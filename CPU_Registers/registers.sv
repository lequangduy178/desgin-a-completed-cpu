==> flow/design.v <==
module d_flipflop(C_in, clk, rstn, write_enb, reg_out);
	input clk, rstn;
	input write_enb;
	input [7:0] C_in;
	output logic [7:0] reg_out;
	always_ff@(posedge clk)
	begin
		if (!rstn)  
			reg_out <= 1'b0;
		else
			if (write_enb)  
				reg_out <= C_in;  
	end
endmodule
module registers (clk,rstn,write_a,write_b,write_o,C_in,A_reg,B_reg,OUT_reg);
	input clk, rstn;
	input write_a, write_b, write_o;
	input [7:0] C_in;
	output logic [7:0] A_reg, B_reg, OUT_reg;
	d_flipflop dff_A (
	 .clk(clk),
	 .rstn(rstn),
	 .C_in(C_in),
	 .reg_out(A_reg),
	 .write_enb(write_a)
	);
	d_flipflop dff_B (
	 .clk(clk),
	 .rstn(rstn),
	 .C_in(C_in),
	 .reg_out(B_reg),
	 .write_enb(write_b)
	);
	d_flipflop dff_OUT (
	 .clk(clk),
	 .rstn(rstn),
	 .C_in(C_in),
	 .reg_out(OUT_reg),
	 .write_enb(write_o)
	);
endmodule
From RTL to reports: registers
The steps from the RTL of registers to its reports follow in flow order.
Lines are those of the file above, counted from 1.
Operators carry their Yosys type and port widths (W data, S select, Z words).
Cell names lack the library's common part.
Not given: -
- top: registers
- clock input: clk
- standard-cell library: sky130hd
- library corner: tt_025C_1v80

Word-level counts
Counts by Yosys on the flattened word-level netlist (proc, flatten, opt, wreduce; memories kept). Register bits leave out memories and registers merged into their read ports (data or address); mux counts leave out enables and synchronous resets folded into registers. Print and check cells are left out. Cells with the same type and inputs are merged into one.
- flip-flop bits (word level) at 24
- input port bits at 13
- output and inout bits: 24
- cells after elaboration: 3

Logic depth
Longest topological path by Yosys (ltp), each cell counted once; first at word level (registers and memories cut), then after technology mapping (sequential cells cut; the memories' decode and read muxes count).
- depth after elaboration: 0
- noted ABC_AREA: 0
- noted gate-level depth with buffers: 3
- noted gate-level depth less buffers: 2

Synthesis result
Yosys stat after the flow's synthesis: flattened, memories mapped to cells. It holds for the ABC_AREA given above (unset counts as 0); a run with the other value may have another netlist.
Totals and module areas in this step are rounded.
- cell types (cell ; number ; total area (um^2)):
    dfxtp_1 ; 24 ; 480.461
    mux2i_1 ; 24 ; 240.23
    nor2b_1 ; 24 ; 150.144
    buf_6 ; 3 ; 33.782
    buf_2 ; 2 ; 10.01
- standard cells after synthesis: 77
- chip area (Yosys) at 914.6 um^2
- noted sequential area: 480.5 um^2
- mapped flip-flops at 24
- noted buffers: 5
The figures by module come from a second, unflattened synthesis with its own total; it is not the netlist above.
- cell total of the unflattened synthesis at 75
- area (unflattened synthesis) at 904.6 um^2
Rows give one instance, submodules left out.
- modules (module ; times used ; cells ; area (um^2) ; seq. area (um^2)):
    d_flipflop ; 3 ; 25 ; 301.5 ; 160.2
    registers ; 1 ; 0 ; 0.0 ; 0.0

Path before layout
Source: OpenSTA report_checks on the synthesized netlist (no wires, ideal clock, input and output delay 20% of the period each), path of least setup slack; recovery checks are left aside. Register names are those of the netlist, which keeps one name where synthesis merged equal registers.
- kind: flip-flop to flip-flop
- from: reg (name not given)
- to: reg dff_A.reg_out[0]
- clock period at 0.574 ns
- library setup time at 0.116 ns
- time at the first pin at 0.000 ns
- noted arrival time: 0.483 ns
- data required time: 0.458 ns
- path slack at -0.025 ns
- path delay: 0.599 ns
- driving pins on the path at 3
- buffers on the path at 0
- noted period reached after synthesis: 0.599 ns
"path delay" is the arrival time less input delay plus setup time.
"driving pins on the path" counts driving pins, that of a launching flip-flop among them; a cell with two outputs on the path counts twice.
"period reached after synthesis" = period - worst setup slack (recovery checks aside). The figure is calculated, with input and output delays left at 20% of the set period.
- cells stage by stage: dfxtp_1 mux2i_1 nor2b_1
- ends and longest elaborated chain, after synthesis (element ; line ; text):
    to (assign) ; 9 ; reg_out <= 1'b0;
    to (assign) ; 12 ; reg_out <= C_in;
    to (decl) ; 5 ; output logic [7:0] reg_out;
No chain of elaborated cells between the ends is given.

Worst path after layout
From the final timing report of entry A: the path of least setup slack in the routed layout; clock arrival at registers is part of the times.
- kind: flip-flop to output port
- from: reg dff_OUT.reg_out[4]
- to: out OUT_reg[4]
- clock period at 0.454 ns
- external output delay at 0.09 ns
- time at the first pin at 0.32 ns
- noted arrival time: 0.79 ns
- data required time: 0.36 ns
- path slack at -0.43 ns
- driving pins on the path at 2
- buffers on the path at 1
- cells stage by stage: dfxtp_2 buf_6
- length of the longest elaborated chain at 0
- elaborated cells between the ends (all ways): 0
- source lines of those cells at 0
- ends and longest elaborated chain, after layout (element ; line ; text):
    from (decl) ; 5 ; output logic [7:0] reg_out;
    from (assign) ; 9 ; reg_out <= 1'b0;
    from (assign) ; 12 ; reg_out <= C_in;
    to (decl) ; 19 ; output logic [7:0] A_reg, B_reg, OUT_reg;

Subject: flow runs of registers

Hi,

Record of 2 stored runs of the RTL-to-layout flow on registers, platform sky130hd. The runs are unordered. Constraints: input delay and output delay 20% of the set period each, output load 0.01 pF.
"time used up by the worst setup path": the worst setup path's part of the clock period (all of it between registers, 20% less for each end at a port) less its slack. A launch clock that arrives late makes it longer, a capture clock that arrives late makes it shorter.
"total power of the final layout" rests on the timing tool's default activity at the inputs, not on a simulated workload.
Results are given in rounded form.

Entry A

==> flow/run.sh <==
#!/bin/bash
# the make line also repeats the synthesis and layout settings of config.mk as NAME=value (left out here)
make -C /OpenROAD-flow-scripts/flow DESIGN_CONFIG=/design/flow/config.mk WORK_HOME=/design/flow/orfs CLKGATE_MAP_FILE= finish
==> flow/config.mk <==
export PLATFORM = sky130hd
export DESIGN_NAME = registers
export DESIGN_NICKNAME = registers
export VERILOG_FILES = /design/flow/design.v
export SDC_FILE = /design/flow/constraint.sdc
export NUM_CORES = 4
export LEC_CHECK = 0
export CAP_MARGIN = 20
export CELL_PAD_IN_SITES_DETAIL_PLACEMENT = 0
export CORE_ASPECT_RATIO = 1.15
export CORE_MARGIN = 2
export CORE_UTILIZATION = 44
export CTS_CLUSTER_DIAMETER = 387
export GPL_TIMING_DRIVEN = 0
export MIN_ROUTING_LAYER = met1
export PLACE_DENSITY_LB_ADDON = 0.08
export SLEW_MARGIN = 20
export TNS_END_PERCENT = 40
==> flow/constraint.sdc <==
create_clock -name core_clock -period 0.454 [get_ports {clk}]
set_input_delay 0.0908 -clock core_clock [delete_from_list [all_inputs] [get_ports {clk}]]
set_output_delay 0.0908 -clock core_clock [all_outputs]
set_load 0.01 [all_outputs]

Measured in entry A:
- chip area after synthesis (Yosys): 914.6 um^2
- die outline area at 2460 um^2
- noted the final design utilization: 0.728
- worst slack on setup checks at -0.427 ns
- noted the setup total negative slack: -13.79 ns
- worst hold slack: 0.112 ns
- noted the total power of the final layout: 4.631 mW
- time used up by the worst setup path: 0.79 ns
- worst setup path type: flip-flop to output port

Entry B

==> flow/run.sh <==
#!/bin/bash
# the make line also repeats the synthesis and layout settings of config.mk as NAME=value (left out here)
make -C /OpenROAD-flow-scripts/flow DESIGN_CONFIG=/design/flow/config.mk WORK_HOME=/design/flow/orfs CLKGATE_MAP_FILE= finish
==> flow/config.mk <==
export PLATFORM = sky130hd
export DESIGN_NAME = registers
export DESIGN_NICKNAME = registers
export VERILOG_FILES = /design/flow/design.v
export SDC_FILE = /design/flow/constraint.sdc
export NUM_CORES = 4
export LEC_CHECK = 0
export CAP_MARGIN = 20
export CELL_PAD_IN_SITES_GLOBAL_PLACEMENT = 0
export CORE_MARGIN = 6
export CORE_UTILIZATION = 36
export CTS_CLUSTER_DIAMETER = 144
export GPL_ROUTABILITY_DRIVEN = 1
export PLACE_DENSITY_LB_ADDON = 0.2
export SLEW_MARGIN = 20
==> flow/constraint.sdc <==
create_clock -name core_clock -period 0.505 [get_ports {clk}]
set_input_delay 0.1010 -clock core_clock [delete_from_list [all_inputs] [get_ports {clk}]]
set_output_delay 0.1010 -clock core_clock [all_outputs]
set_load 0.01 [all_outputs]

Measured in entry B:
- chip area after synthesis (Yosys): 914.6 um^2
- die outline area at 3894 um^2
- noted the final design utilization: 0.631
- worst slack on setup checks at -0.364 ns
- noted the setup total negative slack: -11.44 ns
- worst hold slack: 0.338 ns
- noted the total power of the final layout: 3.669 mW
- time used up by the worst setup path: 0.77 ns
- worst setup path type: flip-flop to output port

Regards
